==> flow/design.v <==
module cu_top (
    input clk,
    input rst_n,
    output reg [7:0] led,
    input usb_rx,
    output reg usb_tx
  );
  parameter DIRECTION = 0;
  parameter MSB = 5'h16;
  reg [MSB:0] counter = 0;
  reg [7:0] data = 8'hfc;
  assign led = data;
  always @(posedge clk) begin
    counter <= counter + 1;
    if(counter == 0) begin
      if(DIRECTION == 0) begin
        data <= (data << 1);
        data[0] <= data[7];
      end else begin
        data <= (data >> 1);
        data[7] <= data[0];
      end
    end
  end
endmodule
### Step by step through the tools: cu_top

Tool output for the design above, in the order of the flow.
Line numbers count from 1 in the design file above.
Operators: Yosys type, input widths -> output width; for muxes data width and select width s.
Cell names lack the library's common part.
A cell with n/a has no value.

| set-up | value |
|---|---|
| top module | cu_top |
| clock input | clk |
| library | sky130hd |
| library corner | tt_025C_1v80 |

### After elaboration

Counts by Yosys on the flattened word-level netlist (proc, flatten, opt, wreduce; memories kept). Register bits leave out memories and registers merged into their read ports (data or address); mux counts leave out enables and synchronous resets folded into registers. Print and check cells are left out. Cells with the same type and inputs are merged into one.

| word-level totals | value |
|---|---|
| bits in registers | 31 |
| output and inout port bits | 9 |
| cells after elaboration | 5 |

| cells by class | value |
|---|---|
| add/sub/neg operators | 1 |
| reduce/logical cells | 1 |

Operator list:

| cell | count |
|---|---|
| $add 23x1->23 const B | 1 |
| $logic_not 23->1 | 1 |

### Logic depth

Depth = most cells in a row (Yosys ltp): at word level without a register or memory, in the mapped netlist without a sequential cell, where the memories' decode and read muxes count.

| depth | value |
|---|---|
| depth in word-level cells | 1 |
| ABC_AREA | 0 |
| gate-level depth with buffers | 5 |
| mapped depth without buffers | 5 |

### Mapped cells and area

Source: synth_stat.txt of the flow (Yosys; design flattened, memories mapped). It holds for the ABC_AREA given above (unset counts as 0); a run with the other value may have another netlist.

Cells by type:

| cell type | count | area in all (um2) |
|---|---|---|
| dfxtp_1 | 23 | 460.442 |
| edfxtp_1 | 8 | 240.23 |
| xnor2_1 | 12 | 105.101 |
| xor2_1 | 9 | 78.826 |
| nand3_1 | 12 | 60.058 |
| nor4_1 | 7 | 43.792 |
| nand2_1 | 8 | 30.029 |
| ha_1 | 2 | 25.024 |
| nand4_1 | 4 | 25.024 |
| nor4_4 | 1 | 21.27 |
| and3_1 | 3 | 18.768 |
| and4_1 | 2 | 17.517 |
| nor4b_2 | 1 | 15.014 |
| nand4_2 | 1 | 12.512 |
| and4_4 | 1 | 11.261 |
| nor3_2 | 1 | 10.01 |
| nor4b_1 | 1 | 8.758 |
| buf_4 | 1 | 7.507 |

Not listed: further types 6, cells in them 8.

| mapped netlist | value |
|---|---|
| cells in the netlist | 105 |
| synthesis area | 1228.7 um2 |
| flip-flops | 31 |

### Path before layout

Path of least setup slack by OpenSTA after synthesis, without wires, with an ideal clock, recovery checks aside; 20% of the period is set as input and as output delay. Where synthesis merged equal registers, the netlist keeps one of their names.

| timing path post-synthesis | value |
|---|---|
| path type | register to register |
| start point | register counter[14] |
| end point | register data[0] |
| period | 2050 ps |
| data arrival time | 1715 ps |
| data required time | 1655 ps |
| slack | -60 ps |
| delay of the path | 2110 ps |
| stages on the path | 3 |
| path buffers | 0 |
| period reached after synthesis | 2110 ps |

"delay of the path" is the arrival time less input delay plus setup time.
"stages on the path" counts driving pins, that of a launching flip-flop among them; a cell with two outputs on the path counts twice.
"period reached after synthesis" is the clock period less the worst setup slack; recovery checks do not enter. This is arithmetic on one report: input and output delays are still those of the set period (20% each).
Between the ends stands the longest chain of elaborated cells between them, by number of cells; it is not shown to be the way that was timed. Of several equally long chains one is given.
A line is the first line of the expression or statement that the cell stems from. Yosys adds cells for indexed reads and writes and turns some case tables into memories.
A register here has more assigning lines than the two given.

| on the way, post-synthesis | value |
|---|---|
| cells stage by stage | dfxtp_1 -> or4_1 -> nor4_1 |
| length of the longest elaborated chain | 1 |
| elaborated cells on any way between the ends | 1 |
| RTL lines with such cells | 1 |
| those cells by class | reduce/logical: 1 |

Ends and longest elaborated chain, post-synthesis:

| what | RTL line | text |
|---|---|---|
| start: declaration | 10 | `reg [MSB:0] counter = 0;` |
| start: assignment | 14 | `counter <= counter + 1;` |
| $logic_not 23->1 | 15 | `if(counter == 0) begin` |
| end: assignment | 17 | `data <= (data << 1);` |
| end: assignment | 18 | `data[0] <= data[7];` |
| end: declaration | 11 | `reg [7:0] data = 8'hfc;` |

### Timing after layout

Path of least setup slack in the final report of flow run 1 (OpenROAD, finished layout, wires in). Where an end is a register, its clock arrival counts in the times.
The report prints the path's times to 10 ps; the period is as set.

| timing path after layout | value |
|---|---|
| path type | register to register |
| start point | register counter[0] |
| end point | register data[7] |
| period | 1500 ps |
| data arrival time | 1620 ps |
| data required time | 1500 ps |
| slack | -120 ps |
| stages on the path | 7 |
| path buffers | 1 |

Between the ends stands the longest chain of elaborated cells between them, by number of cells; it is not shown to be the way that was timed. Of several equally long chains one is given.
A register here has more assigning lines than the two given.

| on the way, after layout | value |
|---|---|
| cells stage by stage | dfxtp_2 -> inv_2 -> ha_2 -> nor4b_4 -> nand4_1 -> nor4_4 -> buf_6 |
| length of the longest elaborated chain | 1 |
| elaborated cells on any way between the ends | 1 |
| RTL lines with such cells | 1 |
| those cells by class | reduce/logical: 1 |

Ends and longest elaborated chain, after layout:

| what | RTL line | text |
|---|---|---|
| start: declaration | 10 | `reg [MSB:0] counter = 0;` |
| start: assignment | 14 | `counter <= counter + 1;` |
| $logic_not 23->1 | 15 | `if(counter == 0) begin` |
| end: assignment | 17 | `data <= (data << 1);` |
| end: assignment | 20 | `data <= (data >> 1);` |
| end: declaration | 11 | `reg [7:0] data = 8'hfc;` |

==> results <==
cu_top through Yosys and OpenROAD on sky130hd: 2 stored runs, unordered, with their settings and measured results. The constraints put input and output delay at 20% of the set period each and load the outputs with 0.01 pF.
"period achieved" is the run's clock period less its worst setup slack. It is reckoned from that one timing run; input and output delays stay at 20% of the period that was set.
"critical path time": the worst setup path's part of the clock period (all of it between registers, 20% less for each end at a port) less its slack. A launch clock that arrives late makes it longer, a capture clock that arrives late makes it shorter.
"power consumption" is the tool's figure for a default switching activity; nothing was simulated.
"critical path time" is known to 10 ps.

#### Flow run 1

| setting | value |
|---|---|
| period_ns | `1.5` |
| CORE_UTILIZATION | `32` |
| PLACE_DENSITY_LB_ADDON | `0.05` |
| CELL_PAD_IN_SITES_DETAIL_PLACEMENT | `2` |
| TNS_END_PERCENT | `80` |
| GPL_TIMING_DRIVEN | `1` |
| CAP_MARGIN | `25` |
| SLEW_MARGIN | `10` |
| MIN_ROUTING_LAYER | `met1` |
| CORE_MARGIN | `2` |

| result | value |
|---|---|
| area inside the die boundary | 4351.4 um2 |
| power consumption | 1.484 mW |
| worst setup slack after layout | -117 ps |
| period achieved | 1617 ps |
| critical path time | 1620 ps |
| worst setup path type | register to register |
| worst hold slack in the final report | 409 ps |
| standard-cell area of the final layout | 1783.0 um2 |
| area of the synthesized netlist | 1228.7 um2 |
| setup TNS | -930 ps |
| utilization | 0.483 |

#### Flow run 2

| setting | value |
|---|---|
| period_ns | `2.36` |
| CORE_UTILIZATION | `35` |
| SETUP_SLACK_MARGIN | `-0.01` |
| PLACE_DENSITY_LB_ADDON | `0.02` |
| ABC_AREA | `0` |
| CTS_CLUSTER_SIZE | `54` |
| CTS_CLUSTER_DIAMETER | `26` |
| MIN_ROUTING_LAYER | `met1` |
| CAP_MARGIN | `20` |
| CORE_MARGIN | `2` |
| SLEW_MARGIN | `20` |

| result | value |
|---|---|
| area inside the die boundary | 4000.6 um2 |
| power consumption | 0.8225 mW |
| worst setup slack after layout | 649 ps |
| period achieved | 1711 ps |
| critical path time | 1240 ps |
| worst setup path type | register to output |
| worst hold slack in the final report | 462 ps |
| standard-cell area of the final layout | 1415.1 um2 |
| area of the synthesized netlist | 1228.7 um2 |
| setup TNS | 0 ps |
| utilization | 0.421 |
