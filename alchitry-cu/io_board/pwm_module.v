==> flow/design.v <==
module pwm_module #(parameter PD_CNT = 8) (
    input clk,
	input rst,
    input [PD_CNT-1:0] duty_cnt,
    output reg pwm
  );
reg pwm_d, pwm_q;
reg [PD_CNT-1:0] ctr_d, ctr_q;
assign pwm = pwm_q;
always @* begin
  ctr_d = ctr_q + 1;
  if(duty_cnt > ctr_q) begin
    pwm_d = 1'b1;
  end else begin
    pwm_d = 1'b0;
  end
end
always @(posedge clk) begin
  if(~rst) begin
    ctr_q <= ctr_d;
  end else begin
    ctr_q <= 1'b0;
  end
  pwm_q <= pwm_d;
end
endmodule
From RTL to reports: pwm_module:

What the tools print for pwm_module, step after step.
Line numbers count from 1 in the design file above.
Operators carry their Yosys type and port widths (W data, S select, Z words).
Library cell names are shortened.
The mark -- stands for no value.

* design top: pwm_module
* clock: clk
* cell library: sky130hd
* library corner: tt_025C_1v80

Word-level counts:

Source: Yosys, flattened and elaborated, memories not mapped. Widths are those after wreduce; folded enables and synchronous resets count as part of the registers. Registers that Yosys merges into a memory's read port (data or address) are not register bits. Print and check cells do not count. Equal cells are merged and count once.

* add/sub/neg operators: 1
* multipliers: 0
* divide/modulo/power cells: 0
* magnitude comparators: 1
* equality and inequality tests: 0
* shifts and indexed selects: 0
* multiplexer cells: 1
* bitwise operators: 0
* reductions and logical operators: 0

Operators by type and width (number)
* $add A8 B1 Y8 const B: 1
* $gt A8 B8 Y1: 1
* $mux W1: 1

* register bits after elaboration: 9
* latch bits: 0
* RAM bits: 0
* ROM bits: 0
* word width x clocked read ports: 0
* memory cells: 0
* input bits: 10
* output and inout port bits: 1
* elaborated cells: 5

Longest topological paths:

Yosys ltp: most cells in a row. Word level: on the elaborated netlist, between registers, memories and ports. Mapped: between sequential cells and ports; inverters and the memories' decode and read muxes count.

* depth in word-level cells: 2
* ABC_AREA: 0
* mapped depth: 6
* gate-level depth less buffers: 6

Synthesis result:

Yosys stat after the flow's synthesis: flattened, memories mapped to cells. It holds for the ABC_AREA given above (unset counts as 0); a run with the other value may have another netlist.

* cells in the netlist: 59
* chip area (Yosys): 539.3 um^2
* sequential area: 180.2 um^2
* flip-flops: 9
* buffer cells: 1

Cells by type
* dfxtp_1: number 9, total area 180.173 um^2
* ha_1: number 9, total area 112.608 um^2
* xnor2_1: number 6, total area 52.55 um^2
* nor2_1: number 8, total area 30.029 um^2
* inv_1: number 7, total area 26.275 um^2
* nor4b_4: number 1, total area 23.773 um^2
* nand3_1: number 3, total area 15.014 um^2
* and3_1: number 2, total area 12.512 um^2
* nor2b_1: number 2, total area 12.512 um^2
* and4_1: number 1, total area 8.758 um^2
* o31a_1: number 1, total area 8.758 um^2
* a211oi_1: number 1, total area 7.507 um^2
* a21boi_1: number 1, total area 7.507 um^2
* and2_1: number 1, total area 6.256 um^2
* inv_4: number 1, total area 6.256 um^2
* nand4_1: number 1, total area 6.256 um^2
* a21oi_1: number 1, total area 5.005 um^2
* o21ai_0: number 1, total area 5.005 um^2

Not listed: further types 3, cells in them 3.

Timing after synthesis:

Path of least setup slack by OpenSTA after synthesis, without wires, with an ideal clock, recovery checks aside; 20% of the period is set as input and as output delay. Where synthesis merged equal registers, the netlist keeps one of their names.

* path kind: input-to-reg
* start: input port duty_cnt[7]
* end: register pwm_q
* period: 1.91 ns
* input delay: 0.382 ns
* library setup time: 0.120 ns
* launch time at the first pin: 0.382 ns
* data arrival time: 1.184 ns
* data required time: 1.790 ns
* slack: 0.606 ns
* delay of the path: 0.922 ns
* stages: 4
* buffers on the path: 0
* synthesis period reached: 1.304 ns

"delay of the path" is the arrival time less input delay plus setup time.
"stages": output pins that drive a net of the path, with the launching flip-flop's if there is one; two outputs of one cell count as two.
"synthesis period reached" = period - worst setup slack (recovery checks aside). The figure is calculated, with input and output delays left at 20% of the set period.
Between the ends stands the longest chain of elaborated cells between them, by number of cells; it is not shown to be the way that was timed. Of several equally long chains one is given.
A line is the first line of the expression or statement that the cell stems from. Yosys adds cells for indexed reads and writes and turns some case tables into memories.

* cell sequence: ha_1 and4_1 a21boi_1 o31a_1
* cells in the longest elaborated chain: 2
* elaborated cells on any way between the ends: 2
* source lines of those cells: 1
* those cells by class: compare (1); mux (1)

Ends and longest elaborated chain, after synthesis
* start, declared: RTL line 4 `input [PD_CNT-1:0] duty_cnt,`
* $gt A8 B8 Y1: RTL line 12 `if(duty_cnt > ctr_q) begin`
* $mux W1: RTL line 12
* end, assigned: RTL line 24 `pwm_q <= pwm_d;`
* end, declared: RTL line 7 `reg pwm_d, pwm_q;`

Worst path after layout:

From the final timing report of flow run B: the path of least setup slack in the routed layout; clock arrival at registers is part of the times.

* path kind: input-to-reg
* start: input port duty_cnt[4]
* end: register pwm_q
* period: 1.88 ns
* input delay: 0.38 ns
* library setup time: 0.10 ns
* launch time at the first pin: 0.38 ns
* data arrival time: 1.65 ns
* data required time: 2.04 ns
* slack: 0.40 ns
* stages: 5
* buffers on the path: 1

Between the ends stands the longest chain of elaborated cells between them, by number of cells; it is not shown to be the way that was timed. Of several equally long chains one is given.

* cell sequence: clkdlybuf4s50_1 ha_1 and4_1 a21boi_1 o31a_1
* cells in the longest elaborated chain: 2
* elaborated cells on any way between the ends: 2
* source lines of those cells: 1
* those cells by class: compare (1); mux (1)

Ends and longest elaborated chain, post-layout
* start, declared: RTL line 4 `input [PD_CNT-1:0] duty_cnt,`
* $gt A8 B8 Y1: RTL line 12 `if(duty_cnt > ctr_q) begin`
* $mux W1: RTL line 12
* end, assigned: RTL line 24 `pwm_q <= pwm_d;`
* end, declared: RTL line 7 `reg pwm_d, pwm_q;`

Module pwm_module, platform sky130hd: 2 stored runs of the flow (Yosys, OpenROAD) with differing settings, in no particular order. Input and output delays are each 20% of the period that was set; the output load is 0.01 pF.
"period reached" is the run's clock period less its worst setup slack. It is reckoned from that one timing run; input and output delays stay at 20% of the period that was set.
"allowed time less slack (worst setup path)" is the time allowed to the run's worst setup path (the clock period less input and output delay, where it has them) less its slack. Clock arrival times count: a late capture clock shortens it, a late launch clock lengthens it.
By "total power of the final layout" is meant OpenSTA's value without simulated activity: inputs other than the clock are taken to toggle once in ten clock periods, and the tool carries that through the logic.

### Flow run A

Settings: `period_ns=1.03`, `CORE_UTILIZATION=44`, `CELL_PAD_IN_SITES_GLOBAL_PLACEMENT=3`, `GPL_TIMING_DRIVEN=0`, `CTS_CLUSTER_SIZE=10`, `CTS_CLUSTER_DIAMETER=198`, `CAP_MARGIN=25`, `MAX_ROUTING_LAYER=met5`, `CORE_MARGIN=2`, `SLEW_MARGIN=20`

Did not finish, placement stopped with GPL-0301.

### Flow run B

Settings: `period_ns=1.88`, `CAP_MARGIN=20`, `CORE_MARGIN=2`, `CORE_UTILIZATION=40`, `SLEW_MARGIN=20`

- Period reached: 1.484 ns
- Setup slack of the worst path: 0.396 ns
- Allowed time less slack (worst setup path): 1.11 ns
- Class of the worst setup path: input-to-reg
- Die size: 1657.7 um^2
- Total power of the final layout: 0.0004164 W
- Chip area in the Yosys report: 539.3 um^2
- Standard-cell area after layout: 681.9 um^2
- Worst hold slack: 0.490 ns
